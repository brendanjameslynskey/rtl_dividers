==> flow/design.v <==
`timescale 1ns / 1ps
module divider_newtonraphson_unsigned
#(
    parameter  DIV_NUM_BITS = 8,
    parameter  DIV_DEN_BITS = 8,
    parameter  ITERATIONS   = 3,
    parameter  SEED_BITS    = 4
)
(
    input  logic                              SRST,
    input  logic                              CLK,
    input  logic                              CE,
    input  logic [DIV_NUM_BITS-1:0]           NUMERATOR_IN,
    input  logic [DIV_DEN_BITS-1:0]           DENOMINATOR_IN,
    output logic [DIV_NUM_BITS-1:0]           QUOTIENT_OUT,
    output logic [DIV_DEN_BITS-1:0]           REMAINDER_OUT,
    input  logic                              start,
    output logic                              error,
    output logic                              done
);
localparam FRAC_BITS     = DIV_DEN_BITS + 2;
localparam W             = FRAC_BITS + 2;        
localparam W2            = 2 * W;                
localparam Q_BITS        = DIV_NUM_BITS + 2;     
localparam SEED_ENTRIES  = 1 << (SEED_BITS - 1);
localparam SHIFT_BITS    = $clog2(DIV_DEN_BITS);
localparam ITER_BITS     = $clog2(ITERATIONS + 1);
localparam CORR_W        = Q_BITS + DIV_DEN_BITS;
localparam CORR_PAD      = CORR_W - DIV_NUM_BITS;
localparam RECIP_SHIFT_BASE = FRAC_BITS + DIV_DEN_BITS - 1;
logic [FRAC_BITS-1:0] seed_rom [0:SEED_ENTRIES-1];
integer seed_i;
initial begin
    for (seed_i = 0; seed_i < SEED_ENTRIES; seed_i = seed_i + 1) begin
        seed_rom[seed_i] = ((1 << FRAC_BITS) * 2 * SEED_ENTRIES + (2 * SEED_ENTRIES + 2 * seed_i + 1))
                           / (2 * SEED_ENTRIES + 2 * seed_i + 1);
    end
end
localparam [3:0] S_IDLE           = 4'd0,
                 S_NORMALISE      = 4'd1,
                 S_MUL_DX         = 4'd2,
                 S_MUL_UPDATE     = 4'd3,
                 S_RECIPROCAL_DONE = 4'd4,
                 S_CORRECT_DOWN   = 4'd5,
                 S_CORRECT_UP     = 4'd6,
                 S_OUTPUT         = 4'd7,
                 S_ERROR          = 4'd8;
logic [3:0] state;
logic [DIV_DEN_BITS-1:0]              D_norm;
logic [SHIFT_BITS-1:0]               norm_shift;
logic [FRAC_BITS-1:0]                X;
logic [ITER_BITS-1:0]                iter_cnt;
logic [DIV_NUM_BITS-1:0]             N_saved;
logic [DIV_DEN_BITS-1:0]             D_saved;
logic [W-1:0]                        DX;
logic [Q_BITS-1:0]                   Q_work;
logic [CORR_W-1:0]                   corr_prod_down;
logic [CORR_W-1:0]                   corr_prod_up;
logic [SHIFT_BITS-1:0]               nr_mpos;
logic [SEED_BITS-2:0]                nr_seed_idx;
logic [DIV_DEN_BITS-1:0]             nr_dn;
logic [W-1:0]                        nr_d_ext, nr_x_ext;
logic [W2-1:0]                       nr_prod;
logic [W-1:0]                        nr_two_minus_dx;
logic [DIV_NUM_BITS+FRAC_BITS-1:0]   nr_nx_prod;
logic [DIV_NUM_BITS+FRAC_BITS-1:0]   nr_q_shifted;
logic [7:0]                          nr_total_shift;
logic [SHIFT_BITS-1:0] c_msb_pos;
int msb_i;
always_comb begin
    c_msb_pos = 0;
    for (msb_i = 0; msb_i < DIV_DEN_BITS; msb_i = msb_i + 1)
        if (D_saved[msb_i]) c_msb_pos = msb_i[SHIFT_BITS-1:0];
end
always_comb begin
    corr_prod_down = Q_work * D_saved;
    corr_prod_up   = (Q_work + 1) * D_saved;
end
always_ff @(posedge CLK) begin
    if (SRST) begin
        state         <= S_IDLE;
        QUOTIENT_OUT  <= 0;
        REMAINDER_OUT <= 0;
        error         <= 1'b0;
        done          <= 1'b0;
        X             <= 0;
        D_norm        <= 0;
        norm_shift    <= 0;
        N_saved       <= 0;
        D_saved       <= 0;
        DX            <= 0;
        Q_work        <= 0;
        iter_cnt      <= 0;
    end else if (CE) begin
        case (state)
        S_IDLE: begin
            done  <= 1'b0;
            error <= 1'b0;
            if (start) begin
                if (DENOMINATOR_IN == 0) begin
                    state <= S_ERROR;
                end else begin
                    N_saved <= NUMERATOR_IN;
                    D_saved <= DENOMINATOR_IN;
                    state   <= S_NORMALISE;
                end
            end
        end
        S_NORMALISE: begin
            nr_mpos    = c_msb_pos;
            norm_shift <= (DIV_DEN_BITS - 1) - nr_mpos;
            nr_dn      = D_saved << ((DIV_DEN_BITS - 1) - nr_mpos);
            D_norm     <= nr_dn;
            if (DIV_DEN_BITS - 2 >= SEED_BITS - 1) begin
                nr_seed_idx = nr_dn[DIV_DEN_BITS-2 -: (SEED_BITS-1)];
            end else begin
                nr_seed_idx = {nr_dn[DIV_DEN_BITS-2:0], {(SEED_BITS-1-(DIV_DEN_BITS-1)){1'b0}}};
            end
            X <= seed_rom[nr_seed_idx];
            iter_cnt <= 0;
            state    <= S_MUL_DX;
        end
        S_MUL_DX: begin
            nr_d_ext = {1'b0, D_norm, {(W - 1 - DIV_DEN_BITS){1'b0}}};
            nr_x_ext = {2'b00, X};
            nr_prod  = nr_d_ext * nr_x_ext;
            DX       <= nr_prod[W2-3 -: W];
            state    <= S_MUL_UPDATE;
        end
        S_MUL_UPDATE: begin
            nr_two_minus_dx = {1'b1, {(W-1){1'b0}}} - DX;
            nr_x_ext = {2'b00, X};
            nr_prod  = nr_x_ext * nr_two_minus_dx;
            X        <= nr_prod[W-2+FRAC_BITS-1 -: FRAC_BITS];
            if (iter_cnt == ITERATIONS - 1) begin
                state <= S_RECIPROCAL_DONE;
            end else begin
                iter_cnt <= iter_cnt + 1;
                state    <= S_MUL_DX;
            end
        end
        S_RECIPROCAL_DONE: begin
            nr_nx_prod   = N_saved * X;
            nr_total_shift = RECIP_SHIFT_BASE - {{(8-SHIFT_BITS){1'b0}}, norm_shift};
            nr_q_shifted = nr_nx_prod >> nr_total_shift;
            Q_work <= nr_q_shifted[Q_BITS-1:0];
            state  <= S_CORRECT_DOWN;
        end
        S_CORRECT_DOWN: begin
            if (corr_prod_down > {{CORR_PAD{1'b0}}, N_saved}) begin
                Q_work <= Q_work - 1;
            end else begin
                state <= S_CORRECT_UP;
            end
        end
        S_CORRECT_UP: begin
            if (corr_prod_up <= {{CORR_PAD{1'b0}}, N_saved}) begin
                Q_work <= Q_work + 1;
            end else begin
                state <= S_OUTPUT;
            end
        end
        S_OUTPUT: begin
            QUOTIENT_OUT  <= Q_work[DIV_NUM_BITS-1:0];
            REMAINDER_OUT <= N_saved - Q_work[DIV_NUM_BITS-1:0] * D_saved;
            done          <= 1'b1;
            state         <= S_IDLE;
        end
        S_ERROR: begin
            error <= 1'b1;
            done  <= 1'b1;
            state <= S_IDLE;
        end
        default: state <= S_IDLE;
        endcase
    end  
end  
endmodule
# Reports on divider_newtonraphson_unsigned
# The steps from the RTL of divider_newtonraphson_unsigned to its reports follow in flow order.
# Line numbers count from 1 in the design file above.
# Operators: Yosys type, input widths -> output width; for muxes data width and select width s.
# Library cell names are shortened.
# Not given: n/a
[inputs] top_module="divider_newtonraphson_unsigned" clock_port="CLK" cell_library="sky130hd" corner="tt_025C_1v80"

# Word-level counts
# Source: Yosys, flattened and elaborated, memories not mapped. Widths are those after wreduce. Registers that Yosys merges into a memory's read port (data or address) are not register bits. Print and check cells do not count. Equal cells are merged and count once.
# Yosys's memory passes give these memory sizes; they may raise the number of words (mostly to a power of two), join words into wider ones and drop unused or constant bits.
[bits] input_bits=20 out_inout_bits=18 wordCells=88 regBits=83 memories=1 mem_bits_ro=72
[mem_list] name="seed_rom" size=8 word_bits=9 read_ports=1 write_ports=0 line=31 rtl="logic [FRAC_BITS-1:0] seed_rom [0:SEED_ENTRIES-1];"
[classes] shifts=2 equal=15 n_logic=1 add_sub_neg=7 n_cmp=2 muxes=24 reduce_and_logical=17 mul=6
[ops] op="$mul 8x10->18" n=2
[ops] op="$mul 32x8->18" n=1
[ops] op="$mul 10x12->20" n=1
[ops] op="$mul 10x8->18" n=1
[ops] op="$mul 8x8->8" n=1
[ops] op="$shl 8x32->8" n=1
[ops] op="$pmux 10 s3" n=1
[ops] op="$mux 3" n=10
[ops] op="$pmux 4 s7" n=1
[ops] op="$pmux 10 s2" n=1
[ops] op="$mux 10" n=2
[ops] op="$gt 18x8->1" n=1
[ops] op="$le 18x8->1" n=1
[ops] op="$shr 18x8->10" n=1
[ops] op="$eq 4x3->1 const B" n=4
[ops] op="$mux 4" n=4
[ops] op="$sub 12x12->12 const A" n=1
[ops] op="$ne 2x2->1 const B" n=6
[ops] op="$reduce_and 2->1" n=6
[ops] op="$reduce_and 4->1" n=3
[ops] op="$add 10x1->11 const B" n=1
[ops] op="$sub 10x1->10 const B" n=1
[ops] op="$eq 4x2->1 const B" n=2
[ops] op="$sub 8x8->8" n=1
[ops] op="$logic_not 8->1" n=1
[ops] op="$reduce_bool 2->1" n=3
[ops] op="$sub 5x3->6 const A" n=1
[ops] op="$sub 3x3->4 const A" n=1
# Not listed: further kinds 13, cells in them 14.

# Longest topological paths
# Yosys ltp: most cells in a row. Word level: on the elaborated netlist, between registers, memories and ports. Mapped: between sequential cells and ports; inverters and the memories' decode and read muxes count.
[depth] word_depth=12 abc_area=0 mapped_depth=29 depth_no_buf=25

# Netlist
# Yosys stat after the flow's synthesis: flattened, memories mapped to cells. It holds for the ABC_AREA given above (unset counts as 0); a run with the other value may have another netlist.
[mapped] area_um2=19517.5 flip_flops=87 mapped_cells=2374 seqArea_um2=1741.7 n_buf=119
[types] cell="fa_1" n=285 type_area_um2=5.71E+03
[types] cell="ha_1" n=242 type_area_um2=3.03E+03
[types] cell="dfxtp_1" n=87 type_area_um2=1741.67
[types] cell="inv_1" n=393 type_area_um2=1.48E+03
[types] cell="nand2_1" n=328 type_area_um2=1.23E+03
[types] cell="and2_1" n=168 type_area_um2=1.05E+03
[types] cell="xnor2_1" n=54 type_area_um2=472.954
[types] cell="nor2_1" n=124 type_area_um2=465.446
[types] cell="a21oi_1" n=92 type_area_um2=460.442
[types] cell="clkbuf_1" n=106 type_area_um2=397.882
[types] cell="mux2i_1" n=27 type_area_um2=270.259
[types] cell="o21ai_0" n=54 type_area_um2=270.259
[types] cell="nor2b_1" n=40 type_area_um2=250.24
[types] cell="xor2_1" n=27 type_area_um2=236.477
[types] cell="nor3_1" n=37 type_area_um2=185.178
[types] cell="a211oi_1" n=19 type_area_um2=142.637
[types] cell="a21o_1" n=19 type_area_um2=142.637
[types] cell="o21a_1" n=19 type_area_um2=142.637
# Not listed: further types 59, cells in them 253.

# Path before layout
# Path of least setup slack by OpenSTA after synthesis, without wires, with an ideal clock, recovery checks aside; 20% of the period is set as input and as output delay. Where synthesis merged equal registers, the netlist keeps one of their names.
[synth_path] path_type="reg2reg" start="reg Q_work[2]" end="reg Q_work[0]" driving_pins=25 required_ps=6000 t_arrival_ps=6193 n_path_buf=2 path_delay_ps=6263 setup_slack_ps=-194 t_first_pin_ps=0 setup_time_ps=70 clock_period_ps=6070 period_less_setup_slack_ps=6264
# "path_delay_ps" is the arrival time less input delay plus setup time.
# "driving_pins": output pins that drive a net of the path, with the launching flip-flop's if there is one; two outputs of one cell count as two.
# "period_less_setup_slack_ps" = period - worst setup slack (recovery checks aside). The figure is calculated, with input and output delays left at 20% of the set period.
# The rows between start and end are the longest chain of elaborated cells between them; the timing report does not say that the signal goes this way. Where chains are equally long, one stands for them.
# Each line given opens the expression or statement behind the cell; cells for indexed reads and writes are added by Yosys, which also makes memories of some case tables.
# A register here has more assigning lines than the two given.
[synth_via] path_cell_list="dfxtp_1 buf_4 and2_1 and4_1 and3_1 and3_1 xnor2_1 nor2_1 fa_1 fa_1 fa_1 inv_1 fa_1 inv_1 ha_1 a211oi_1 o22ai_1 nor4_1 nand2_1 a2111oi_2 nand4_1 a211o_1 buf_6 or3_1 a21oi_1" elab_chain_cells=5 cells_between=11 cone_classes="add/sub (1); mul (2); compare (2); eq/ne (2); mux (3); reduce/logical (1)"
[synth_rtl] item="start: declaration" line=56 rtl="logic [Q_BITS-1:0]                   Q_work;"
[synth_rtl] item="start: assignment" line=146 rtl="Q_work <= nr_q_shifted[Q_BITS-1:0];"
[synth_rtl] item="start: assignment" line=151 rtl="Q_work <= Q_work - 1;"
[synth_rtl] item="$add 10x1->11" line=77 rtl="corr_prod_up   = (Q_work + 1) * D_saved;"
[synth_rtl] item="$mul 32x8->18" line=77
[synth_rtl] item="$le 18x8->1" line=157 rtl="if (corr_prod_up <= {{CORR_PAD{1'b0}}, N_saved}) begin"
[synth_rtl] item="$mux 10" line=157
[synth_rtl] item="$pmux 10 s3" line=95 rtl="case (state)"
[synth_rtl] item="end: assignment" line=146
[synth_rtl] item="end: assignment" line=151
[synth_rtl] item="end: declaration" line=56

# Timing after layout
# Path of least setup slack in the final report of flow run 1 (OpenROAD, finished layout, wires in). Where an end is a register, its clock arrival counts in the times.
# The report prints the path's times to 10 ps; the period is as set.
[layout_path] path_type="reg2reg" start="reg Q_work[1]" end="reg Q_work[8]" required_ps=6530 driving_pins=24 setup_slack_ps=150 n_path_buf=4 setup_time_ps=100 clock_period_ps=6230 t_arrival_ps=6370 t_first_pin_ps=410
# The rows between start and end are the longest chain of elaborated cells between them; the timing report does not say that the signal goes this way. Where chains are equally long, one stands for them.
# A register here has more assigning lines than the two given.
[layout_via] path_cell_list="dfxtp_4 buf_4 buf_6 nand2_1 fa_1 fa_2 fa_1 inv_1 fa_1 ha_4 o21a_1 a21oi_1 ha_1 a211oi_1 o21ai_0 o211ai_1 o2111ai_2 nor4_4 buf_4 o2111a_2 a211o_4 buf_4 nor3_1 a31o_2" elab_chain_cells=5 cells_between=12 cone_classes="add/sub (2); mul (2); compare (2); eq/ne (2); mux (3); reduce/logical (1)"
[layout_rtl] item="start: declaration" line=56 rtl="logic [Q_BITS-1:0]                   Q_work;"
[layout_rtl] item="start: assignment" line=146 rtl="Q_work <= nr_q_shifted[Q_BITS-1:0];"
[layout_rtl] item="start: assignment" line=151 rtl="Q_work <= Q_work - 1;"
[layout_rtl] item="$add 10x1->11" line=77 rtl="corr_prod_up   = (Q_work + 1) * D_saved;"
[layout_rtl] item="$mul 32x8->18" line=77
[layout_rtl] item="$le 18x8->1" line=157 rtl="if (corr_prod_up <= {{CORR_PAD{1'b0}}, N_saved}) begin"
[layout_rtl] item="$mux 10" line=157
[layout_rtl] item="$pmux 10 s3" line=95 rtl="case (state)"
[layout_rtl] item="end: assignment" line=146
[layout_rtl] item="end: assignment" line=151
[layout_rtl] item="end: declaration" line=56

Memo
Re: implementation data of divider_newtonraphson_unsigned

Design divider_newtonraphson_unsigned on sky130hd. What follows are 2 stored runs of the flow, each under its own settings; their order means nothing. The constraints put input and output delay at 20% of the set period each and load the outputs with 0.01 pF.
"period_less_ws_ps": clock period set for the run, less the worst setup slack. It is reckoned from that one timing run; input and output delays stay at 20% of the period that was set.
"power_mw" rests on the timing tool's default activity at the inputs, not on a simulated workload.

[flow] flow run 1: files
==> flow/run.sh <==
#!/bin/bash
# the make line also repeats the synthesis and layout settings of config.mk as NAME=value (left out here)
make -C /OpenROAD-flow-scripts/flow DESIGN_CONFIG=/design/flow/config.mk WORK_HOME=/design/flow/orfs CLKGATE_MAP_FILE= finish
==> flow/config.mk <==
export PLATFORM = sky130hd
export DESIGN_NAME = divider_newtonraphson_unsigned
export DESIGN_NICKNAME = divider_newtonraphson_unsigned
export VERILOG_FILES = /design/flow/design.v
export SDC_FILE = /design/flow/constraint.sdc
export NUM_CORES = 4
export LEC_CHECK = 0
export CAP_MARGIN = 40
export CORE_MARGIN = 2
export CORE_UTILIZATION = 37
export GPL_ROUTABILITY_DRIVEN = 0
export MAX_ROUTING_LAYER = met5
export MIN_ROUTING_LAYER = met2
export SETUP_SLACK_MARGIN = 0.04
export SLEW_MARGIN = 5
==> flow/constraint.sdc <==
create_clock -name core_clock -period 6.23 [get_ports {CLK}]
set_input_delay 1.2460 -clock core_clock [delete_from_list [all_inputs] [get_ports {CLK}]]
set_output_delay 1.2460 -clock core_clock [all_outputs]
set_load 0.01 [all_outputs]

[flow] flow run 1: metrics
[metrics] power_mw = 1.613
[metrics] fin_ws_ps = 153
[metrics] yosys.chip_area_um2 = 19517.5
[metrics] period_less_ws_ps = 6077
[metrics] tns_setup_ps = 0
[metrics] final_util_pct = 42.7
[metrics] die_area_um2 = 54604.0

[flow] flow run 2: files
==> flow/run.sh <==
#!/bin/bash
# the make line also repeats the synthesis and layout settings of config.mk as NAME=value (left out here)
make -C /OpenROAD-flow-scripts/flow DESIGN_CONFIG=/design/flow/config.mk WORK_HOME=/design/flow/orfs CLKGATE_MAP_FILE= finish
==> flow/config.mk <==
export PLATFORM = sky130hd
export DESIGN_NAME = divider_newtonraphson_unsigned
export DESIGN_NICKNAME = divider_newtonraphson_unsigned
export VERILOG_FILES = /design/flow/design.v
export SDC_FILE = /design/flow/constraint.sdc
export NUM_CORES = 4
export LEC_CHECK = 0
export CAP_MARGIN = 20
export CELL_PAD_IN_SITES_DETAIL_PLACEMENT = 0
export CORE_MARGIN = 4
export CORE_UTILIZATION = 72
export MAX_ROUTING_LAYER = met5
export PLACE_DENSITY = 0.64
export SLEW_MARGIN = 20
==> flow/constraint.sdc <==
create_clock -name core_clock -period 5.12 [get_ports {CLK}]
set_input_delay 1.0240 -clock core_clock [delete_from_list [all_inputs] [get_ports {CLK}]]
set_output_delay 1.0240 -clock core_clock [all_outputs]
set_load 0.01 [all_outputs]

[flow] flow run 2: metrics
[metrics] power_mw = 1.941
[metrics] fin_ws_ps = -1325
[metrics] yosys.chip_area_um2 = 19517.5
[metrics] period_less_ws_ps = 6445
[metrics] tns_setup_ps = -19563
[metrics] final_util_pct = 89.9
[metrics] die_area_um2 = 29806.3
