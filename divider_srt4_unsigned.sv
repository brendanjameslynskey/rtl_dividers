==> flow/design.v <==
`timescale 1ns / 1ps
module divider_srt4_unsigned
#(
    parameter DIV_NUM_BITS = 8,
    parameter DIV_DEN_BITS = 8
)
(
    input  logic                              SRST,
    input  logic                              CLK,
    input  logic                              CE,
    input  logic unsigned [DIV_NUM_BITS-1:0]  NUMERATOR_IN,
    input  logic unsigned [DIV_DEN_BITS-1:0]  DENOMINATOR_IN,
    output logic unsigned [DIV_NUM_BITS-1:0]  QUOTIENT_OUT,
    output logic unsigned [DIV_DEN_BITS-1:0]  REMAINDER_OUT,
    input  logic                              start,
    output logic                              error,
    output logic                              done
);
    localparam ITERS = (DIV_NUM_BITS + 1) / 2;    
    localparam W = DIV_DEN_BITS + 2;
    localparam [2:0] S_IDLE    = 3'd0,
                     S_ITERATE = 3'd1,
                     S_CORRECT = 3'd2,
                     S_OUTPUT  = 3'd3,
                     S_ERROR   = 3'd4;
    logic [2:0]                        state;
    logic signed [W-1:0]               P;        
    logic unsigned [DIV_DEN_BITS-1:0]  D;        
    logic unsigned [DIV_NUM_BITS+1:0]  qpos;     
    logic unsigned [DIV_NUM_BITS+1:0]  qneg;     
    logic [$clog2(ITERS):0]            cnt;
    logic unsigned [DIV_NUM_BITS-1:0]  num_sr;
    logic signed [W-1:0]   Ds;
    assign Ds = $signed({2'b00, D});
    logic                   b0;
    logic signed [W-1:0]    P1_in, P_mid;
    logic                   q1;
    assign b0    = num_sr[DIV_NUM_BITS-1];
    assign P1_in = (P <<< 1) + W'(b0);    
    assign q1    = (P1_in[W-1] == 1'b0) ? 1'b1 : 1'b0;    
    assign P_mid = (q1) ? (P1_in - Ds) : (P1_in + Ds);
    logic                   b1;
    logic signed [W-1:0]    P2_in, P_out;
    logic                   q2;
    assign b1    = num_sr[DIV_NUM_BITS-2];
    assign P2_in = (P_mid <<< 1) + W'(b1);    
    assign q2    = (P2_in[W-1] == 1'b0) ? 1'b1 : 1'b0;
    assign P_out = (q2) ? (P2_in - Ds) : (P2_in + Ds);
    logic signed [2:0]      q1_s, q2_s, q_combined;
    assign q1_s       = q1 ? 3'sd1 : -3'sd1;
    assign q2_s       = q2 ? 3'sd1 : -3'sd1;
    assign q_combined = (q1_s <<< 1) + q2_s;    
    logic [1:0]             q_mag;
    logic signed [2:0]      q_neg_val;
    assign q_neg_val = -q_combined;
    assign q_mag     = q_combined[2] ? q_neg_val[1:0] : q_combined[1:0];
    logic unsigned [DIV_NUM_BITS+1:0]  q_bin_pos, q_bin_neg;
    logic signed   [W-1:0]             P_corrected;
    assign q_bin_pos   = qpos - qneg;
    assign q_bin_neg   = qpos - qneg - 1;
    assign P_corrected = P + Ds;
    always_ff @(posedge CLK) begin
        if (SRST) begin
            state         <= S_IDLE;
            QUOTIENT_OUT  <= '0;
            REMAINDER_OUT <= '0;
            error         <= 1'b0;
            done          <= 1'b0;
            P             <= '0;
            D             <= '0;
            qpos          <= '0;
            qneg          <= '0;
            num_sr        <= '0;
            cnt           <= '0;
        end else if (CE) begin
            case (state)
            S_IDLE: begin
                done  <= 1'b0;
                error <= 1'b0;
                if (start) begin
                    if (DENOMINATOR_IN == '0) begin
                        state <= S_ERROR;
                    end else begin
                        D      <= DENOMINATOR_IN;
                        P      <= '0;
                        if (DIV_NUM_BITS[0])
                            num_sr <= {1'b0, NUMERATOR_IN[DIV_NUM_BITS-1:1],
                                       NUMERATOR_IN[0]};
                        else
                            num_sr <= NUMERATOR_IN;
                        qpos   <= '0;
                        qneg   <= '0;
                        cnt    <= ITERS - 1;
                        state  <= S_ITERATE;
                    end
                end
            end
            S_ITERATE: begin
                P      <= P_out;
                num_sr <= num_sr << 2;    
                if (!q_combined[2]) begin
                    qpos <= (qpos << 2) | {{DIV_NUM_BITS{1'b0}}, q_mag};
                    qneg <=  qneg << 2;
                end else begin
                    qpos <=  qpos << 2;
                    qneg <= (qneg << 2) | {{DIV_NUM_BITS{1'b0}}, q_mag};
                end
                if (cnt == 0)
                    state <= S_CORRECT;
                else
                    cnt   <= cnt - 1;
            end
            S_CORRECT: begin
                if (P[W-1]) begin
                    QUOTIENT_OUT  <= q_bin_neg[DIV_NUM_BITS-1:0];
                    REMAINDER_OUT <= P_corrected[DIV_DEN_BITS-1:0];
                end else begin
                    QUOTIENT_OUT  <= q_bin_pos[DIV_NUM_BITS-1:0];
                    REMAINDER_OUT <= P[DIV_DEN_BITS-1:0];
                end
                state <= S_OUTPUT;
            end
            S_OUTPUT: begin
                state <= S_IDLE;
                done  <= 1'b1;
            end
            S_ERROR: begin
                state <= S_IDLE;
                error <= 1'b1;
                done  <= 1'b1;
            end
            default: state <= S_IDLE;
            endcase
        end
    end
endmodule
## Step by step through the tools: divider_srt4_unsigned

The steps from the RTL of divider_srt4_unsigned to its reports follow in flow order.
Lines are those of the file above, counted from 1.
Operators carry their Yosys type and port widths (W data, S select, Z words).
Library cell names are shortened.
The mark - stands for no value.

| design | value |
|---|---|
| design top | divider_srt4_unsigned |
| clock input | CLK |
| standard-cell library | sky130hd |
| timing corner | tt_025C_1v80 |

## After elaboration

Counts by Yosys on the flattened word-level netlist (proc, flatten, opt, wreduce; memories kept). Register bits leave out memories and registers merged into their read ports (data or address). Print and check cells are left out.

| bit counts | value |
|---|---|
| ROM bits | 0 |
| bits in latches | 0 |
| output and inout port bits | 18 |
| word width x clocked read ports | 0 |
| register bits | 66 |
| memories kept | 0 |
| RAM bits | 0 |
| bits of input ports | 20 |

| cells by class | value |
|---|---|
| bitwise operators | 3 |
| $lt $le $gt $ge | 0 |
| reductions and logical operators | 14 |
| muxes and demuxes | 27 |
| eq/ne operators | 8 |
| div/mod/pow operators | 0 |
| shift-type cells | 0 |
| add/sub/neg operators | 13 |
| multiply operators | 0 |

Operators with widths:

| operator | number |
|---|---|
| $pmux W8 S2 | 3 |
| $mux W8 | 6 |
| $mux W10 | 3 |
| $mux W3 | 7 |
| $add A10 B1 Y10 | 2 |
| $pmux W10 S2 | 1 |
| $or A8 B2 Y8 | 2 |
| $sub A8 B8 Y8 | 2 |
| $add A10 B9 Y10 | 1 |
| $sub A10 B9 Y10 | 1 |
| $add A9 B9 Y9 | 1 |
| $sub A9 B9 Y9 | 1 |
| $pmux W3 S3 | 1 |
| $mux W9 | 1 |
| $ne A2 B2 Y1 const B | 4 |
| $reduce_and A4 Y1 | 2 |
| $sub A8 B2 Y8 const B | 1 |
| $add A8 B8 Y8 | 1 |
| $logic_not A8 Y1 | 1 |
| $reduce_and A2 Y1 | 3 |
| $reduce_bool A2 Y1 | 3 |
| $eq A3 B2 Y1 const B | 2 |
| $logic_not A3 Y1 | 2 |
| $pmux W3 S2 | 1 |
| $reduce_and A5 Y1 | 1 |
| $pmux W1 S2 | 2 |
| $mux W2 | 2 |
| $sub A3 B1 Y3 const B | 1 |

Other operator kinds: 7; their cells: 7.

## Logic depth

Depth = most cells in a row (Yosys ltp): at word level without a register or memory, in the mapped netlist without a sequential cell, where the memories' decode and read muxes count.

| logic depth | value |
|---|---|
| depth after elaboration | 11 |
| ABC_AREA | 1 |
| mapped depth | 31 |
| depth with buffers taken out | 31 |

## Synthesis result

The flow's flattened synthesis, as Yosys stat reports it; memories are mapped. The netlist is that of the ABC_AREA named above (0 if unset); the other value can give another one.

| mapped netlist | value |
|---|---|
| flip-flop cells | 68 |
| mapped area | 4,440.5 um^2 |
| cells in the netlist | 638 |
| sequential area | 1,361.3 um^2 |
| buffers | 20 |

Cell types:

| cell type | number | area in all (um^2) |
|---|---|---|
| dfxtp_1 | 68 | 1.36E+03 |
| nand2_1 | 140 | 525.504 |
| ha_1 | 36 | 450.432 |
| a21oi_1 | 73 | 365.35 |
| o21ai_0 | 57 | 285.274 |
| inv_1 | 65 | 243.984 |
| nor2_1 | 58 | 217.709 |
| nand3_1 | 42 | 210.202 |
| xor2_1 | 13 | 113.859 |
| fa_1 | 5 | 100.096 |
| xnor2_1 | 9 | 78.826 |
| buf_6 | 5 | 56.304 |
| clkbuf_1 | 14 | 52.55 |
| nor3_1 | 7 | 35.034 |
| o211ai_1 | 4 | 30.029 |
| a21oi_2 | 3 | 26.275 |
| a21o_1 | 3 | 22.522 |
| nand2_4 | 2 | 22.522 |

Other cell types: 19; their cells: 34.

## Worst setup path after synthesis

Source: OpenSTA report_checks on the synthesized netlist (no wires, ideal clock, input and output delay 20% of the period each), path of least setup slack; recovery checks are left aside. Register names are those of the netlist, which keeps one name where synthesis merged equal registers.

| timing path post-synthesis | value |
|---|---|
| path kind | reg-to-reg |
| start | register D[1] |
| end | register P[8] |
| data arrival time | 3,556 ps |
| setup time | 132 ps |
| stages on the path | 29 |
| time at the first pin | 0 ps |
| setup slack | 972 ps |
| period | 4,660 ps |
| path delay | 3,688 ps |
| buffers on the path | 0 |
| period reached after synthesis | 3,688 ps |

"path delay" is the arrival time less input delay plus setup time.
"stages on the path" counts driving pins, that of a launching flip-flop among them; a cell with two outputs on the path counts twice.
"period reached after synthesis" is the clock period less the worst setup slack; recovery checks do not enter. This is arithmetic on one report: input and output delays are still those of the set period (20% each).
The rows between start and end are the longest chain of elaborated cells between them; the timing report does not say that the signal goes this way. Where chains are equally long, one stands for them.
A line is the first line of the expression or statement that the cell stems from. Yosys adds cells for indexed reads and writes and turns some case tables into memories.
A register here has more assigning lines than the two given.

| between the ends, post-synthesis | value |
|---|---|
| cell sequence | dfxtp_1 -> inv_1 -> ha_1 -> nand2_1 -> nor2_4 -> nand3_1 -> xor2_1 -> nand2_1 -> o21ai_0 -> ha_1 -> nand2_1 -> inv_1 -> nand2_1 -> nand2_1 -> a21oi_1 -> nand3_2 -> nand2_4 -> inv_4 -> o21ai_2 -> inv_2 -> fa_1 -> o21ai_0 -> nand3_1 -> nand2_1 -> nand3_1 -> nand2_1 -> nand2_1 -> nand3_1 -> a21oi_1 |
| length of the longest elaborated chain | 6 |

RTL lines, path post-synthesis:

| element | RTL line | source |
|---|---|---|
| start, declared | 28 | `logic unsigned [DIV_DEN_BITS-1:0]  D;` |
| start, assigned | 70 | `D             <= '0;` |
| start, assigned | 84 | `D      <= DENOMINATOR_IN;` |
| $sub A9 B9 Y9 | 41 | `assign P_mid = (q1) ? (P1_in - Ds) : (P1_in + Ds);` |
| $mux W9 | 41 |  |
| $add A10 B1 Y10 | 46 | `assign P2_in = (P_mid <<< 1) + W'(b1);` |
| $sub A10 B9 Y10 | 48 | `assign P_out = (q2) ? (P2_in - Ds) : (P2_in + Ds);` |
| $mux W10 | 48 |  |
| $pmux W10 S2 | 76 | `case (state)` |
| end, assigned | 69 | `P             <= '0;` |
| end, assigned | 99 | `P      <= P_out;` |
| end, declared | 27 | `logic signed [W-1:0]               P;` |

## Timing after layout

Path of least setup slack in the final report of run 1 (OpenROAD, finished layout, wires in). Where an end is a register, its clock arrival counts in the times.
The path's times are printed in steps of 10 ps; the period is the one set.

| timing path post-layout | value |
|---|---|
| path kind | reg-to-reg |
| start | register D[1] |
| end | register P[8] |
| setup slack | 2,380 ps |
| data arrival time | 4,300 ps |
| buffers on the path | 0 |
| period | 6,480 ps |
| stages on the path | 29 |
| time at the first pin | 330 ps |
| setup time | 130 ps |

The rows between start and end are the longest chain of elaborated cells between them; the timing report does not say that the signal goes this way. Where chains are equally long, one stands for them.
A register here has more assigning lines than the two given.

| between the ends, post-layout | value |
|---|---|
| cell sequence | dfxtp_1 -> inv_1 -> ha_1 -> nand2_1 -> nor2_4 -> nand3_1 -> xor2_1 -> nand2_1 -> o21ai_0 -> ha_1 -> nand2_1 -> inv_1 -> nand2_1 -> nand2_1 -> a21oi_1 -> nand3_2 -> nand2_4 -> inv_4 -> o21ai_2 -> inv_2 -> fa_1 -> o21ai_0 -> nand3_1 -> nand2_1 -> nand3_1 -> nand2_1 -> nand2_1 -> nand3_1 -> a21oi_1 |
| length of the longest elaborated chain | 6 |

RTL lines, path post-layout:

| element | RTL line | source |
|---|---|---|
| start, declared | 28 | `logic unsigned [DIV_DEN_BITS-1:0]  D;` |
| start, assigned | 70 | `D             <= '0;` |
| start, assigned | 84 | `D      <= DENOMINATOR_IN;` |
| $sub A9 B9 Y9 | 41 | `assign P_mid = (q1) ? (P1_in - Ds) : (P1_in + Ds);` |
| $mux W9 | 41 |  |
| $add A10 B1 Y10 | 46 | `assign P2_in = (P_mid <<< 1) + W'(b1);` |
| $sub A10 B9 Y10 | 48 | `assign P_out = (q2) ? (P2_in - Ds) : (P2_in + Ds);` |
| $mux W10 | 48 |  |
| $pmux W10 S2 | 76 | `case (state)` |
| end, assigned | 69 | `P             <= '0;` |
| end, assigned | 99 | `P      <= P_out;` |
| end, declared | 27 | `logic signed [W-1:0]               P;` |

FLOW RESULTS
============

Below are 2 stored runs of the flow (Yosys, OpenROAD; platform sky130hd) on divider_srt4_unsigned, each with its settings and what was measured, unordered. Constraints: input delay and output delay 20% of the set period each, output load 0.01 pF.
"achieved clock period": clock period set for the run, less the worst setup slack. It is reckoned from that one timing run; input and output delays stay at 20% of the period that was set.
"critical path time" means the part of the period allowed to the worst setup path (the constraints hold back 20% at inputs and 20% at outputs) less its slack; where the path has registers, the arrival times of their clocks count too.
"power consumption": no workload was simulated; the value follows from the tool's default switching activity.
"critical path time" is given in steps of 10 ps.
A setting shown as n/a is not set for that run.

| setting or result | run 1 | run 2 |
|---|---|---|
| period_ns | 6.48 | 4.45 |
| CORE_UTILIZATION | 15 | 54 |
| SETUP_SLACK_MARGIN | 0.73 | n/a |
| CELL_PAD_IN_SITES_GLOBAL_PLACEMENT | 0 | n/a |
| ABC_AREA | 1 | n/a |
| GPL_ROUTABILITY_DRIVEN | 0 | n/a |
| CTS_CLUSTER_DIAMETER | 79 | n/a |
| SLEW_MARGIN | 30 | 20 |
| MAX_ROUTING_LAYER | met5 | n/a |
| CAP_MARGIN | 20 | 20 |
| CORE_MARGIN | 2 | 2 |
| mapped cell area after synthesis (um^2) | 4,440.5 | 4,269.1 |
| area inside the die boundary (um^2) | 30,995.4 | 8,633.2 |
| standard-cell area after layout (um^2) | 5,514.0 | 4,959.8 |
| post-route utilization (%) | 19.1 | 64.5 |
| worst slack on setup checks (ps) | 2,385 | 239 |
| total negative slack on setup checks (ps) | 0 | 0 |
| post-route worst hold slack (ps) | 465 | 452 |
| power consumption (mW) | 1.305 | 1.566 |
| achieved clock period (ps) | 4,095 | 4,211 |
| critical path time (ps) | 4,100 | 4,210 |
| kind of the worst setup path | reg-to-reg | reg-to-reg |
