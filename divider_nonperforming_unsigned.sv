==> flow/design.v <==
`timescale 1ns / 1ps
module divider_nonperforming_unsigned
# (
    parameter DIV_NUM_BITS          = 8,
    parameter DIV_DEN_BITS          = 8    
)
(
    input           SRST,
    input           CLK,
    input           CE,
    input  logic unsigned [DIV_NUM_BITS-1:0]  NUMERATOR_IN,
    input  logic unsigned [DIV_DEN_BITS-1:0]  DENOMINATOR_IN,
    output logic unsigned [DIV_NUM_BITS-1:0]  QUOTIENT_OUT,
    output logic unsigned [DIV_DEN_BITS-1:0]  REMAINDER_OUT,
    input  logic    start,
    output logic    error,
    output logic    done
);
logic unsigned [DIV_DEN_BITS-1:0]  den;
logic unsigned [DIV_NUM_BITS+DIV_DEN_BITS-1:0]  rem_quot;
enum {S_IDLE, S_SUBTRACT, S_ERROR, S_OUTPUT} state;
logic [$clog2(DIV_NUM_BITS)-1:0] cnt_subs;
always_ff @(posedge CLK) begin
    if (SRST) begin
        state           <= S_IDLE;
        QUOTIENT_OUT     <= '0;
        REMAINDER_OUT   <= '0;
        error           <= '0;
        done            <= 1'b0;
    end else begin
        if (CE) begin
            unique case(state)
            S_IDLE: begin
                done        <= 1'b0;
                error       <= 1'b0;
                if (start) begin
                    rem_quot    <= NUMERATOR_IN;
                    den         <= DENOMINATOR_IN; 
                    cnt_subs    <= DIV_NUM_BITS-1;
                    if (DENOMINATOR_IN == '0) begin
                        state       <= S_ERROR;
                    end else begin
                        state       <= S_SUBTRACT;
                    end
                end                        
            end
            S_SUBTRACT: begin
                if ((den << (DIV_NUM_BITS-1)) <= rem_quot) begin
                    rem_quot    <= ((rem_quot - (den << (DIV_NUM_BITS-1))) << 1) + 1;
                end else begin
                    rem_quot    <= (rem_quot << 1);
                end
                if (cnt_subs == 0) begin
                    state       <= S_OUTPUT;
                end
                cnt_subs    <= cnt_subs - 1;            
            end
            S_ERROR: begin  
                state           <= S_IDLE;
                error           <= 1'b1;
                done            <= 1'b1;
            end    
            S_OUTPUT: begin
                state           <= S_IDLE;
                QUOTIENT_OUT     <= rem_quot[DIV_NUM_BITS-1:0];
                REMAINDER_OUT   <= rem_quot[DIV_NUM_BITS+DIV_DEN_BITS-1:DIV_NUM_BITS];
                done            <= 1'b1;
            end    
            endcase
        end  
    end  
end  
endmodule
=== Tool chain data of divider_nonperforming_unsigned ===
What the tools print for divider_nonperforming_unsigned, step after step.
Line numbers count from 1 in the design file above.
Library cell names are shortened.
Not given: n/a

* Design top: divider_nonperforming_unsigned
* Clock input: CLK
* Library: sky130hd
* Timing corner: tt_025C_1v80

=== Word-level counts ===
Counts by Yosys on the flattened word-level netlist (proc, flatten, opt, wreduce; memories kept). Register bits leave out memories and registers merged into their read ports (data or address). Print and check cells are left out. Cells with the same type and inputs are merged into one.

* Eq/ne operators: 5
* Mux-type cells: 11
* Magnitude comparators: 1
* Multipliers: 0
* Reduce/logical cells: 14
* Add/sub/neg operators: 3
* Div/mod/pow operators: 0
* Shift operators: 0
* Bitwise operators: 1

{| class="wikitable"
|+ Operators with widths
! cell !! number
|-
| parallel mux 32 bit (select 3 bit) || 1
|-
| == test 32 x 2 -> 1 bit with constant B || 2
|-
| two-way mux 32 bit || 2
|-
| == test 32 x 1 -> 1 bit with constant B || 1
|-
| logical NOT 32 bit || 1
|-
| parallel mux 16 bit (select 2 bit) || 1
|-
| two-way mux 16 bit || 2
|-
| <= comparator 15 x 16 -> 1 bit || 1
|-
| adder 16 x 2 -> 16 bit with constant B || 1
|-
| subtractor 15 bit || 1
|-
| AND reduction 4 bit || 3
|-
| logical NOT 8 bit || 1
|-
| AND reduction 2 bit || 3
|-
| nonzero test 2 bit || 3
|-
| parallel mux 3 bit (select 2 bit) || 1
|-
| inequality test 2 bit with constant B || 2
|-
| parallel mux 1 bit (select 2 bit) || 2
|-
| subtractor 3 x 1 -> 3 bit with constant B || 1
|-
| logical NOT 3 bit || 1
|-
| nonzero test 3 bit || 1
|-
| two-way mux 3 bit || 1
|-
| OR reduction 2 bit || 1
|-
| two-way mux 2 bit || 1
|-
| NOT 1 bit || 1
|}

* Memories: 0
* ROM bits: 0
* Latch bits: 0
* Bits of input ports: 20
* Register bits: 77
* Clocked read ports x word width: 0
* Output and inout bits: 18
* Cells after elaboration: 43
* RAM bits: 0

=== Depth ===
Yosys ltp: most cells in a row. Word level: on the elaborated netlist, between registers, memories and ports. Mapped: between sequential cells and ports; inverters and the memories' decode and read muxes count.

* Depth after elaboration: 4
* ABC_AREA: 1
* Depth in mapped cells: 12
* Depth with buffers taken out: 11

=== After synthesis ===
The flow's flattened synthesis, as Yosys stat reports it; memories are mapped. The netlist is that of the ABC_AREA named above (0 if unset); the other value can give another one.

{| class="wikitable"
|+ Cell types
! cell type !! number !! area in all (µm²)
|-
| edfxtp_1 || 27 || 810.778
|-
| dfxtp_1 || 22 || 440.422
|-
| nand2_1 || 55 || 206.448
|-
| ha_1 || 16 || 200.192
|-
| inv_1 || 48 || 180.173
|-
| a21oi_1 || 24 || 120.115
|-
| nand3_2 || 9 || 90.086
|-
| o21ai_0 || 18 || 90.086
|-
| nand4_1 || 12 || 75.072
|-
| nand3_1 || 9 || 45.043
|-
| o21ai_1 || 9 || 45.043
|-
| nor2_1 || 11 || 41.29
|-
| nand2_8 || 2 || 40.038
|-
| clkbuf_1 || 7 || 26.275
|-
| nor2_4 || 2 || 22.522
|-
| fa_1 || 1 || 20.019
|-
| nand3_4 || 1 || 17.517
|-
| xnor2_1 || 2 || 17.517
|}

Not listed: further types 12, cells in them 15.

* Buffers: 9
* Flip-flops: 49
* Sequential part of the area: 0.0012512 mm²
* Cell count: 290
* Mapped area: 0.0025925 mm²

=== Path before layout ===
Path of least setup slack by OpenSTA after synthesis, without wires, with an ideal clock, recovery checks aside; 20% of the period is set as input and as output delay. Where synthesis merged equal registers, the netlist keeps one of their names.

* Path type: input -> register
* Start point: input CE
* End point: register cnt_subs[0]
* Required time: 2.279 ns
* Driving pins on the path: 4
* Arrival time: 1.773 ns
* Path delay: 1.638 ns
* Setup time: 0.401 ns
* Input delay: 0.536 ns
* Setup slack: 0.505 ns
* Buffers on the path: 0
* Clock period: 2.68 ns
* Period reached after synthesis: 2.175 ns

"path delay" = arrival - input delay + setup time.
"driving pins on the path": output pins that drive a net of the path, with the launching flip-flop's if there is one; two outputs of one cell count as two.
"period reached after synthesis" = period - worst setup slack (recovery checks aside). The figure is calculated, with input and output delays left at 20% of the set period.
Between the ends stands the longest chain of elaborated cells between them, by number of cells; it is not shown to be the way that was timed. Of several equally long chains one is given.
Each line given opens the expression or statement behind the cell; cells for indexed reads and writes are added by Yosys, which also makes memories of some case tables.

* Path through: inv_1 -> nor2_1 -> o21ai_1 -> a21oi_1
* Cells in the longest elaborated chain: 1
* Elaborated cells between the ends (all ways): 1
* Those cells by class: 1 x reduce/logical

{| class="wikitable"
|+ RTL lines, path after synthesis
! item !! RTL line !! source
|-
| start, declared || 10 || <nowiki>input           CE,</nowiki>
|-
| AND reduction 4 bit || n/a ||
|-
| end, assigned || 39 || <nowiki>cnt_subs    <= DIV_NUM_BITS-1;</nowiki>
|-
| end, assigned || 56 || <nowiki>cnt_subs    <= cnt_subs - 1;</nowiki>
|-
| end, declared || 22 || <nowiki>logic [$clog2(DIV_NUM_BITS)-1:0] cnt_subs;</nowiki>
|}

=== Path in the finished layout ===
Path of least setup slack in the final report of run 1 (OpenROAD, finished layout, wires in). Where an end is a register, its clock arrival counts in the times.

* Path type: register -> register
* Start point: register rem_quot[10]
* End point: register rem_quot[9]
* Setup slack: 0.11 ns
* Buffers on the path: 0
* Driving pins on the path: 11
* Clock period: 1.92 ns
* Setup time: 0.24 ns
* Required time: 1.96 ns
* Arrival time: 1.85 ns

Between the ends stands the longest chain of elaborated cells between them, by number of cells; it is not shown to be the way that was timed. Of several equally long chains one is given.
A register here has more assigning lines than the two given.

* Path through: edfxtp_1 -> ha_4 -> nand2_2 -> inv_1 -> nand2_1 -> nand2_2 -> nand2_2 -> nand3_4 -> nand2_8 -> nand3_2 -> nand2_1
* Cells in the longest elaborated chain: 3
* Elaborated cells between the ends (all ways): 3
* Those cells by class: 1 x compare; 2 x mux

{| class="wikitable"
|+ RTL lines, path after layout
! item !! RTL line !! source
|-
| start, declared || 20 || <nowiki>logic unsigned [DIV_NUM_BITS+DIV_DEN_BITS-1:0]  rem_quot;</nowiki>
|-
| start, assigned || 49 || <nowiki>rem_quot    <= ((rem_quot - (den << (DIV_NUM_BITS-1))) << 1) + 1;</nowiki>
|-
| start, assigned || 51 || <nowiki>rem_quot    <= (rem_quot << 1);</nowiki>
|-
| <= comparator 15 x 16 -> 1 bit || 48 || <nowiki>if ((den << (DIV_NUM_BITS-1)) <= rem_quot) begin</nowiki>
|-
| two-way mux 16 bit || 48 ||
|-
| parallel mux 16 bit (select 2 bit) || 32 || <nowiki>unique case(state)</nowiki>
|-
| end, assigned || 49 ||
|-
| end, assigned || 51 ||
|-
| end, declared || 20 ||
|}

Top module divider_nonperforming_unsigned; platform sky130hd; tools Yosys and OpenROAD; 2 stored runs in no particular order. Input and output delays are each 20% of the period that was set; the output load is 0.01 pF.
"achieved clock period": clock period set for the run, less the worst setup slack. It is reckoned from that one timing run; input and output delays stay at 20% of the period that was set.
"worst path time" means the part of the period allowed to the worst setup path (the constraints hold back 20% at inputs and 20% at outputs) less its slack; where the path has registers, the arrival times of their clocks count too.
"power consumption": no workload was simulated; the value follows from the tool's default switching activity.

=== Run 1 ===
{| class="wikitable"
! Setting !! Value
|-
| period_ns || 1.92
|-
| CORE_UTILIZATION || 22
|-
| CORE_MARGIN || 10
|-
| TNS_END_PERCENT || 55
|-
| ABC_AREA || 1
|-
| MIN_ROUTING_LAYER || met1
|-
| MAX_ROUTING_LAYER || met4
|-
| CAP_MARGIN || 20
|-
| SLEW_MARGIN || 20
|-
! Result !! Value
|-
| Worst setup slack after layout || 0.113 ns
|-
| Achieved clock period || 1.807 ns
|-
| Worst path time || 1.81 ns
|-
| Worst setup path type || register -> register
|-
| Utilization after layout || 30.0 %
|-
| Total die area || 0.0165264 mm²
|-
| Power consumption || 0.002394 W
|-
| Post-synthesis cell area || 0.0025925 mm²
|}

=== Run 2 ===
{| class="wikitable"
! Setting !! Value
|-
| period_ns || 3.3
|-
| CORE_UTILIZATION || 37
|-
| PLACE_DENSITY_LB_ADDON || 0.27
|-
| CORE_ASPECT_RATIO || 0.51
|-
| CELL_PAD_IN_SITES_GLOBAL_PLACEMENT || 0
|-
| MAX_ROUTING_LAYER || met5
|-
| CAP_MARGIN || 20
|-
| CORE_MARGIN || 2
|-
| SLEW_MARGIN || 20
|-
! Result !! Value
|-
| Worst setup slack after layout || 0.922 ns
|-
| Achieved clock period || 2.378 ns
|-
| Worst path time || 2.38 ns
|-
| Worst setup path type || register -> register
|-
| Utilization after layout || 49.5 %
|-
| Total die area || 0.0071867 mm²
|-
| Power consumption || 0.00131 W
|-
| Post-synthesis cell area || 0.0024011 mm²
|}
